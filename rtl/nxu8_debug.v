==> flow/design.v <==
`default_nettype none
`timescale 1ns/1ns
module nxu8_debug (
	i_clk,
	i_uart_rx, o_uart_tx,
	o_nx_clk, io_nx_data
);
	parameter UART_CYCLES_BIT = 217;  
	parameter NX_CLK_DIV = 10;
	input  wire i_clk;
	input  wire i_uart_rx;
	output wire o_uart_tx;
	output wire o_nx_clk;
	inout  wire io_nx_data;
	reg        r_urx_ack;
	wire [7:0] w_urx_data;
	wire       w_urx_data_rdy;
	uart_rx #(.CYCLES_BIT(UART_CYCLES_BIT)) urx0 (
		.i_clk(i_clk),
		.i_ack(r_urx_ack),
		.i_rx(i_uart_rx),
		.o_data(w_urx_data),
		.o_data_rdy(w_urx_data_rdy)
	);
	reg       r_utx_start;
	reg [7:0] r_utx_data;
	wire      w_utx_busy;
	initial r_utx_start = 1'b0;
	uart_tx #(.CYCLES_BIT(UART_CYCLES_BIT)) utx0 (
		.i_clk(i_clk),
		.i_start(r_utx_start),
		.i_data(r_utx_data),
		.o_tx(o_uart_tx),
		.o_busy(w_utx_busy)
	);
	reg         r_nx_start;
	reg   [6:0] r_nx_addr;
	reg  [15:0] r_nx_i_data;
	reg         r_nx_write;
	wire [15:0] w_nx_o_data;
	wire        w_nx_busy;
	nxu8_serdes #(.NX_CLK_DIV(NX_CLK_DIV)) nxu8 (
		.i_clk(i_clk),
		.i_start(r_nx_start),
		.i_addr(r_nx_addr),
		.i_data(r_nx_i_data),
		.i_wr(r_nx_write),
		.o_data(w_nx_o_data),
		.o_busy(w_nx_busy),
		.o_nx_clk(o_nx_clk),
		.io_nx_data(io_nx_data)
	);
	reg r_byte_cnt;
	initial r_byte_cnt = 0;
	localparam s_CMD   = 2'b00,
			   s_DATA  = 2'b01,
			   s_READ  = 2'b10,
			   s_WRITE = 2'b11;
	reg [1:0] r_state;
	initial r_state = s_CMD;
	always @(posedge i_clk) begin
		case(r_state)
			s_CMD: begin
				r_urx_ack <= 0;
				r_utx_start <= 0;
				r_nx_start <= 0;
				r_byte_cnt <= 0;
				r_nx_addr <= w_urx_data[6:0];
				r_nx_write <= w_urx_data[7];
				if (w_urx_data_rdy) begin
					r_urx_ack <= 1;
					if (w_urx_data[7]) begin
						r_state <= s_DATA;
					end else begin
						r_nx_start <= 1;
						r_state <= s_READ;
					end
				end
			end
			s_DATA: begin
				r_urx_ack <= 0;
				if (w_urx_data_rdy) begin
					r_urx_ack <= 1;
					r_byte_cnt <= 1;
					r_nx_i_data <= {r_nx_i_data[7:0], w_urx_data};
					if (r_byte_cnt) begin
						r_nx_start <= 1;
						r_state <= s_WRITE;
					end
				end
			end
			s_READ: begin
				r_urx_ack <= 0;
				r_nx_start <= 0;
				r_utx_start <= 0;
				if (!w_nx_busy) begin
					if (!w_utx_busy) begin
						r_byte_cnt <= 1;
						r_utx_data <= r_byte_cnt ? w_nx_o_data[7:0] : w_nx_o_data[15:8];
						r_utx_start <= 1;
						if (r_byte_cnt)
							r_state <= s_CMD;
					end
				end
			end
			s_WRITE: begin
				r_urx_ack <= 0;
				r_nx_start <= 0;
				if (!w_nx_busy)
					r_state <= s_CMD;
			end
		endcase
	end
endmodule
`default_nettype none
`timescale 1ns/1ns
module nxu8_serdes(
	i_clk,
	i_start, i_addr, i_data, i_wr,
	o_data, o_busy, o_valid,
	o_nx_clk, io_nx_data
);
	parameter NX_CLK_DIV = 10;
	input  wire        i_clk;
	input  wire        i_start;
	input  wire  [6:0] i_addr;
	input  wire [15:0] i_data;
	input  wire        i_wr;
	output wire [15:0] o_data;
	output wire        o_busy;
	output wire        o_valid;
	output wire        o_nx_clk;
	inout  wire        io_nx_data;
	assign o_busy = r_dbg_clk_en | i_start;
	assign o_valid = r_valid;
	assign o_data = r_data;
	assign o_nx_clk = r_dbg_clk;
	reg r_write;
	assign io_nx_data = r_write ? r_data[15] : 1'bz;
	reg [15:0] r_data;
	reg r_valid;
	initial r_valid = 0;
	reg r_dbg_clk;
	reg [$clog2(NX_CLK_DIV/2)-1:0] r_dbg_clk_cnt;
	reg r_dbg_clk_en;
	initial r_dbg_clk_en = 0;
	always @(posedge i_clk)
		if (r_dbg_clk_en)
			if(r_dbg_clk_cnt == NX_CLK_DIV/2-1) begin
				r_dbg_clk_cnt <= 0;
				r_dbg_clk <= !r_dbg_clk;
			end else
				r_dbg_clk_cnt <= r_dbg_clk_cnt + 1;
		else begin
			r_dbg_clk <= 0;
			r_dbg_clk_cnt <= 0;
		end
	wire w_clk_negedge = (r_dbg_clk_cnt == NX_CLK_DIV/2-1) && r_dbg_clk;
	reg [3:0] r_bit_cnt;
	localparam s_IDLE  = 2'b00,
			   s_ADDR  = 2'b01,
			   s_READ  = 2'b10,
			   s_WRITE = 2'b11;
	reg [1:0] r_state;
	initial r_state = s_IDLE;
	always @(posedge i_clk)
		case(r_state)
			s_IDLE: begin
				r_write <= 1'b0;
				r_dbg_clk_en <= 0;
				r_bit_cnt <= 0;
				if (i_start) begin
					r_data <= {i_addr, !i_wr, {8{1'b0}}};
					r_valid <= 0;
					r_dbg_clk_en <= 1;
					r_write <= 1;
					r_state <= s_ADDR;
				end
			end
			s_ADDR:
				if (w_clk_negedge) begin
					r_bit_cnt <= r_bit_cnt + 1;
					r_data <= {r_data[14:0], 1'b0};
					if (r_bit_cnt == 7) begin
						r_bit_cnt <= 0;
						if (i_wr) begin
							r_data <= i_data;
							r_state <= s_WRITE;
						end else begin
							r_write <= 0;
							r_state <= s_READ;
						end
					end
				end
			s_READ:
				if (w_clk_negedge) begin
					r_bit_cnt <= r_bit_cnt + 1;
					r_data <= {r_data[14:0], io_nx_data};
					if (r_bit_cnt == 15) begin
						r_valid <= 1;
						r_dbg_clk_en <= 0;
						r_state <= s_IDLE;
					end
				end
			s_WRITE:
				if (w_clk_negedge) begin
					r_bit_cnt <= r_bit_cnt + 1;
					r_data <= {r_data[14:0], 1'b0};
					if (r_bit_cnt == 15) begin
						r_dbg_clk_en <= 0;
						r_state <= s_IDLE;
					end
				end
		endcase
endmodule
`default_nettype none
`timescale 1ns/1ns
module uart_rx (
	i_clk,
	i_ack,
	i_rx,
	o_data, o_data_rdy
);
	parameter CYCLES_BIT = 217;
	input  wire       i_clk;
	input  wire       i_ack;
	input  wire       i_rx;
	output wire [7:0] o_data;
	output wire       o_data_rdy;
	assign o_data = r_data;
	assign o_data_rdy = r_data_rdy && !r_ack_recvd && !i_ack;
	reg [7:0] r_data;
	reg r_data_rdy;
	initial r_data = 0;
	initial r_data_rdy = 0;
	reg [1:0] r_rx;
	always @(posedge i_clk)
		r_rx <= {i_rx, r_rx[1]};
	reg r_ack_recvd;
	initial r_ack_recvd = 0;
	reg [$clog2(CYCLES_BIT-1)-1:0] r_clk_cnt;
	reg [3:0] r_bit_cnt;
	localparam s_IDLE = 2'b00,
			   s_RECV = 2'b01,
			   s_WAIT = 2'b10;
	reg [1:0] r_state;
	initial r_state = s_IDLE;
	always @(posedge i_clk)
		case(r_state)
			s_IDLE: begin
				if (r_ack_recvd)
					r_data_rdy <= 1'b0;
				r_ack_recvd <= r_ack_recvd | i_ack;
				r_bit_cnt <= 1'b0;
				r_clk_cnt <= CYCLES_BIT/2;	 
				if(r_rx[0] == 1'b0) begin	 
					r_ack_recvd <= 1'b0;
					r_data_rdy <= 1'b0;
					r_state <= s_RECV;
				end
			end
			s_RECV: begin
				if(r_clk_cnt == CYCLES_BIT-1) begin
					r_bit_cnt <= r_bit_cnt + 1;
					r_clk_cnt <= 0;
					r_data <= {r_rx[0], r_data[7:1]};
					if (r_bit_cnt == 8)	begin  
						r_data_rdy <= 1'b1;
						r_state <= s_WAIT;
					end
				end else
					r_clk_cnt <= r_clk_cnt + 1;
			end
			s_WAIT: begin
				if (r_ack_recvd)
					r_data_rdy <= 1'b0;
				r_ack_recvd <= r_ack_recvd | i_ack;
				if(r_clk_cnt == CYCLES_BIT-1)
					r_state <= s_IDLE;
				else
					r_clk_cnt <= r_clk_cnt + 1;
			end
		endcase
endmodule
`default_nettype none
`timescale 1ns/1ns
module uart_tx (
	i_clk,
	i_start,
	i_data,
	o_tx, o_busy
);
	parameter CYCLES_BIT = 217;
	input  wire       i_clk;
	input  wire       i_start;
	input  wire [7:0] i_data;
	output wire       o_tx;
	output wire       o_busy;
	assign o_tx = (r_state == s_IDLE) ? 1 : r_data[0];
	assign o_busy = (r_state != s_IDLE) | i_start;
	reg [$clog2(CYCLES_BIT-1)-1:0] r_clk_cnt;
	reg [3:0] r_bit_cnt;
	reg [9:0] r_data;
	localparam s_IDLE = 1'b0,
			   s_SEND = 1'b1;
	reg r_state;
	initial r_state = s_IDLE;
	always @(posedge i_clk)
		case(r_state)
			s_IDLE: begin
				r_data <= {1'b1, i_data, 1'b0};		 
				r_bit_cnt <= 0;
				r_clk_cnt <= 0;
				if (i_start)
					r_state <= s_SEND;
			end
			s_SEND: begin
				if(r_clk_cnt == CYCLES_BIT-1) begin
					r_bit_cnt <= r_bit_cnt + 1;
					r_clk_cnt <= 0;
					r_data <= {1'b1, r_data[9:1]};
					if (r_bit_cnt == 9)  
						r_state <= s_IDLE;
				end else
					r_clk_cnt <= r_clk_cnt + 1;
			end
		endcase
endmodule
# From RTL to reports: nxu8_debug
# What the tools print for nxu8_debug, step after step.
# Line numbers count from 1 in the design file above.
# Operators: Yosys type, input widths -> output width; for muxes data width and select width s.
# Library cell names are shortened.
# The mark - stands for no value.
[design] top_module="nxu8_debug" clk_port="i_clk" cell_library="sky130hd" corner="tt_025C_1v80"

# Word-level counts
# Yosys after proc, flatten, opt, wreduce and memory -nomap, before mapping. Memory bits, and registers merged into a memory's read port (data or address), are not among the register bits. Print and check cells are not counted. Equal cells are merged and count once.
[bits] register_bits=115 output_inout_bits=3 elab_cells=194
[op_classes] n_addsub=6 muxes=79 n_eq=36 reduce_logical=39 n_logic=7
[ops] op="$mux 16" count=6
[ops] op="$pmux 16 s4" count=1
[ops] op="$mux 2" count=17
[ops] op="$mux 8" count=4
[ops] op="$mux 1" count=27
[ops] op="$pmux 8 s3" count=1
[ops] op="$ne 2x1->1 const B" count=11
[ops] op="$ne 2x2->1 const B" count=10
[ops] op="$pmux 10 s2" count=1
[ops] op="$mux 4" count=5
[ops] op="$add 8x1->8 const B" count=2
[ops] op="$eq 8x8->1 const B" count=2
[ops] op="$pmux 8 s2" count=1
[ops] op="$pmux 4 s2" count=2
[ops] op="$reduce_and 3->1" count=5
[ops] op="$reduce_bool 3->1" count=4
[ops] op="$add 4x1->4 const B" count=3
[ops] op="$eq 4x4->1 const B" count=3
[ops] op="$pmux 4 s3" count=1
[ops] op="$pmux 2 s3" count=2
[ops] op="$pmux 1 s2" count=6
[ops] op="$eq 2x2->1 const B" count=5
[ops] op="$reduce_and 5->1" count=2
[ops] op="$mux 10" count=1
[ops] op="$pmux 1 s3" count=3
[ops] op="$reduce_and 2->1" count=4
[ops] op="$reduce_bool 2->1" count=4
[ops] op="$reduce_or 2->1" count=4
# Not listed: further kinds 14, cells in them 30.

# Longest topological paths
# Yosys ltp: most cells in a row. Word level: on the elaborated netlist, between registers, memories and ports. Mapped: between sequential cells and ports; inverters and the memories' decode and read muxes count.
[logic_depth] word_depth=5 abc_area=1 depth_mapped=9

# Netlist
# Yosys stat after the flow's synthesis: flattened, memories mapped to cells. It holds for the ABC_AREA given above (unset counts as 0); a run with the other value may have another netlist.
# The area totals of this step are shown rounded.
[synth_totals] seq_area_um2=3230 buffers=7 ff_cells=113 mapped_area_um2=5020 stdcells=481
[by_type] type="edfxtp_1" count=97 area_total_um2=2.91E+03
[by_type] type="nand2_1" count=130 area_total_um2=487.968
[by_type] type="dfxtp_1" count=16 area_total_um2=320.307
[by_type] type="ha_1" count=20 area_total_um2=250.24
[by_type] type="inv_1" count=65 area_total_um2=243.984
[by_type] type="nor2_1" count=51 area_total_um2=191.434
[by_type] type="o21ai_0" count=22 area_total_um2=110.106
[by_type] type="nand3_1" count=19 area_total_um2=95.091
[by_type] type="xnor2_1" count=6 area_total_um2=52.55
[by_type] type="a21oi_1" count=10 area_total_um2=50.048
[by_type] type="xor2_1" count=5 area_total_um2=43.792
[by_type] type="a22oi_1" count=5 area_total_um2=37.536
[by_type] type="nand2_2" count=5 area_total_um2=31.28
[by_type] type="nand4_1" count=4 area_total_um2=25.024
[by_type] type="nor2_4" count=2 area_total_um2=22.522
[by_type] type="or2_2" count=3 area_total_um2=18.768
[by_type] type="clkbuf_1" count=4 area_total_um2=15.014
[by_type] type="buf_6" count=1 area_total_um2=11.261
# Other cell types: 13; their cells: 16.

# Worst setup path after synthesis
# Source: OpenSTA report_checks on the synthesized netlist (no wires, ideal clock, input and output delay 20% of the period each), path of least setup slack; recovery checks are left aside. Register names are those of the netlist, which keeps one name where synthesis merged equal registers.
[synth_path] path_type="reg2reg" startpoint="reg r_state[1]" endpoint="reg r_nx_i_data[0]" required_time_ps=2572 arrival_time_ps=1453 path_stages=5 launch_ps=0 setup_slack_ps=1119 clock_period_ps=2960 setup_ps=388 path_delay_ps=1841 synth_period_reached_ps=1841
# "path_delay_ps" is the arrival time less input delay plus setup time.
# "path_stages" counts driving pins, that of a launching flip-flop among them; a cell with two outputs on the path counts twice.
# "synth_period_reached_ps" is the clock period less the worst setup slack; recovery checks do not enter. This is arithmetic on one report: input and output delays are still those of the set period (20% each).
# Between the ends stands the longest chain of elaborated cells between them, by number of cells; it is not shown to be the way that was timed. Of several equally long chains one is given.
# A line is the first line of the expression or statement that the cell stems from. Yosys adds cells for indexed reads and writes and turns some case tables into memories.
# At most two assigning lines are given for a register; there are more.
[synth_via] path_cell_list="edfxtp_1 > inv_1 > ha_1 > inv_1 > nor2_1" elab_chain_cells=2 cells_between=2 classes_between="eq/ne: 1; reduce/logical: 1"
[synth_lines] item="start: declaration" line_no=59 source="reg [1:0] r_state;"
[synth_lines] item="start: assignment" line_no=73 source="r_state <= s_DATA;"
[synth_lines] item="start: assignment" line_no=76 source="r_state <= s_READ;"
[synth_lines] item="$eq 2x1->1" line_no=62 source="case(r_state)"
[synth_lines] item="$reduce_and 2->1"
[synth_lines] item="end: assignment" line_no=85 source="r_nx_i_data <= {r_nx_i_data[7:0], w_urx_data};"
[synth_lines] item="end: declaration" line_no=38 source="reg [15:0] r_nx_i_data;"

# Path in the finished layout
# Path of least setup slack in the final report of stored run 1 (OpenROAD, finished layout, wires in). Where an end is a register, its clock arrival counts in the times.
# The path's times are printed in steps of 10 ps; the period is the one set.
[layout_path] path_type="reg2reg" startpoint="reg nxu8.r_bit_cnt[0]" endpoint="reg nxu8.r_data[6]" launch_ps=520 arrival_time_ps=2000 clock_period_ps=1210 setup_ps=130 path_stages=8 required_time_ps=1600 setup_slack_ps=-410
# Between the ends stands the longest chain of elaborated cells between them, by number of cells; it is not shown to be the way that was timed. Of several equally long chains one is given.
# At most two assigning lines are given for a register; there are more.
[layout_via] path_cell_list="edfxtp_1 > ha_2 > nand2_2 > nor2_4 > nand2_4 > nor2_2 > nand2_1 > nand2_1" elab_chain_cells=4 cells_between=4 classes_between="eq/ne: 1; mux: 3"
[layout_lines] item="start: declaration" line_no=159 source="reg [3:0] r_bit_cnt;"
[layout_lines] item="start: assignment" line_no=182 source="r_bit_cnt <= r_bit_cnt + 1;"
[layout_lines] item="start: assignment" line_no=197 source="r_bit_cnt <= r_bit_cnt + 1;"
[layout_lines] item="$eq 4x3->1" line_no=184 source="if (r_bit_cnt == 7) begin"
[layout_lines] item="$mux 16" line_no=184
[layout_lines] item="$mux 16" line_no=181 source="if (w_clk_negedge) begin"
[layout_lines] item="$pmux 16 s4" line_no=167 source="case(r_state)"
[layout_lines] item="end: assignment" line_no=173 source="r_data <= {i_addr, !i_wr, {8{1'b0}}};"
[layout_lines] item="end: assignment" line_no=183 source="r_data <= {r_data[14:0], 1'b0};"
[layout_lines] item="end: declaration" line_no=140 source="reg [15:0] r_data;"

Appendix: measured runs

Stored flow runs of nxu8_debug (2 of them; Yosys, OpenROAD, sky130hd). They differ in their settings and are not a sequence. Constraints: input delay and output delay 20% of the set period each, output load 0.01 pF.
"clock_period_reached_ps" means the clock period less the worst setup slack. The figure is calculated, with input and output delays left at 20% of the set period.
"worst_setup_path_time_ps" means the part of the period allowed to the worst setup path (the constraints hold back 20% at inputs and 20% at outputs) less its slack; where the path has registers, the arrival times of their clocks count too.
By "totalPower_w" is meant OpenSTA's value without simulated activity: inputs other than the clock are taken to toggle once in ten clock periods, and the tool carries that through the logic.
"worst_setup_path_time_ps" is known to 10 ps.
The measured numbers are rounded.

[flow] stored run 1: files
==> flow/run.sh <==
#!/bin/bash
# the make line also repeats the synthesis and layout settings of config.mk as NAME=value (left out here)
make -C /OpenROAD-flow-scripts/flow DESIGN_CONFIG=/design/flow/config.mk WORK_HOME=/design/flow/orfs CLKGATE_MAP_FILE= finish
==> flow/config.mk <==
export PLATFORM = sky130hd
export DESIGN_NAME = nxu8_debug
export DESIGN_NICKNAME = nxu8_debug
export VERILOG_FILES = /design/flow/design.v
export SDC_FILE = /design/flow/constraint.sdc
export NUM_CORES = 4
export LEC_CHECK = 0
export ABC_AREA = 1
export CAP_MARGIN = 5
export CORE_MARGIN = 2
export CORE_UTILIZATION = 60
export CTS_CLUSTER_DIAMETER = 208
export PLACE_DENSITY_LB_ADDON = 0.1
export SETUP_SLACK_MARGIN = 0.05
export SLEW_MARGIN = 20
export TNS_END_PERCENT = 35
==> flow/constraint.sdc <==
create_clock -name core_clock -period 1.21 [get_ports {i_clk}]
set_input_delay 0.2420 -clock core_clock [delete_from_list [all_inputs] [get_ports {i_clk}]]
set_output_delay 0.2420 -clock core_clock [all_outputs]
set_load 0.01 [all_outputs]

[flow] stored run 1: metrics
[metrics] totalPower_w = 0.0166
[metrics] die_area_um2 = 9120
[metrics] worst_setup_slack_ps = -405
[metrics] worst_hold_slack_ps = 21
[metrics] fin_tns_ps = -29100
[metrics] layout_utilization_pct = 87.1
[metrics] clock_period_reached_ps = 1615
[metrics] yosys.chip_area_um2 = 5020
[metrics] cell_area_final_um2 = 7120
[metrics] worst_setup_path_time_ps = 1620
[metrics] path_kind = reg2reg

[flow] stored run 2: files
==> flow/run.sh <==
#!/bin/bash
# the make line also repeats the synthesis and layout settings of config.mk as NAME=value (left out here)
make -C /OpenROAD-flow-scripts/flow DESIGN_CONFIG=/design/flow/config.mk WORK_HOME=/design/flow/orfs CLKGATE_MAP_FILE= finish
==> flow/config.mk <==
export PLATFORM = sky130hd
export DESIGN_NAME = nxu8_debug
export DESIGN_NICKNAME = nxu8_debug
export VERILOG_FILES = /design/flow/design.v
export SDC_FILE = /design/flow/constraint.sdc
export NUM_CORES = 4
export LEC_CHECK = 0
export CAP_MARGIN = 20
export CORE_ASPECT_RATIO = 1.12
export CORE_MARGIN = 2
export CORE_UTILIZATION = 26
export CTS_CLUSTER_SIZE = 63
export GPL_ROUTABILITY_DRIVEN = 0
export MAX_ROUTING_LAYER = met4
export PLACE_DENSITY_LB_ADDON = 0.24
export SETUP_SLACK_MARGIN = 0.48
export SLEW_MARGIN = 20
export TNS_END_PERCENT = 90
==> flow/constraint.sdc <==
create_clock -name core_clock -period 1.76 [get_ports {i_clk}]
set_input_delay 0.3520 -clock core_clock [delete_from_list [all_inputs] [get_ports {i_clk}]]
set_output_delay 0.3520 -clock core_clock [all_outputs]
set_load 0.01 [all_outputs]

[flow] stored run 2: metrics
[metrics] totalPower_w = 0.0105
[metrics] die_area_um2 = 20400
[metrics] worst_setup_slack_ps = 177
[metrics] worst_hold_slack_ps = 168
[metrics] fin_tns_ps = 0
[metrics] layout_utilization_pct = 37.0
[metrics] clock_period_reached_ps = 1583
[metrics] yosys.chip_area_um2 = 5010
[metrics] cell_area_final_um2 = 6960
[metrics] worst_setup_path_time_ps = 1580
[metrics] path_kind = reg2reg
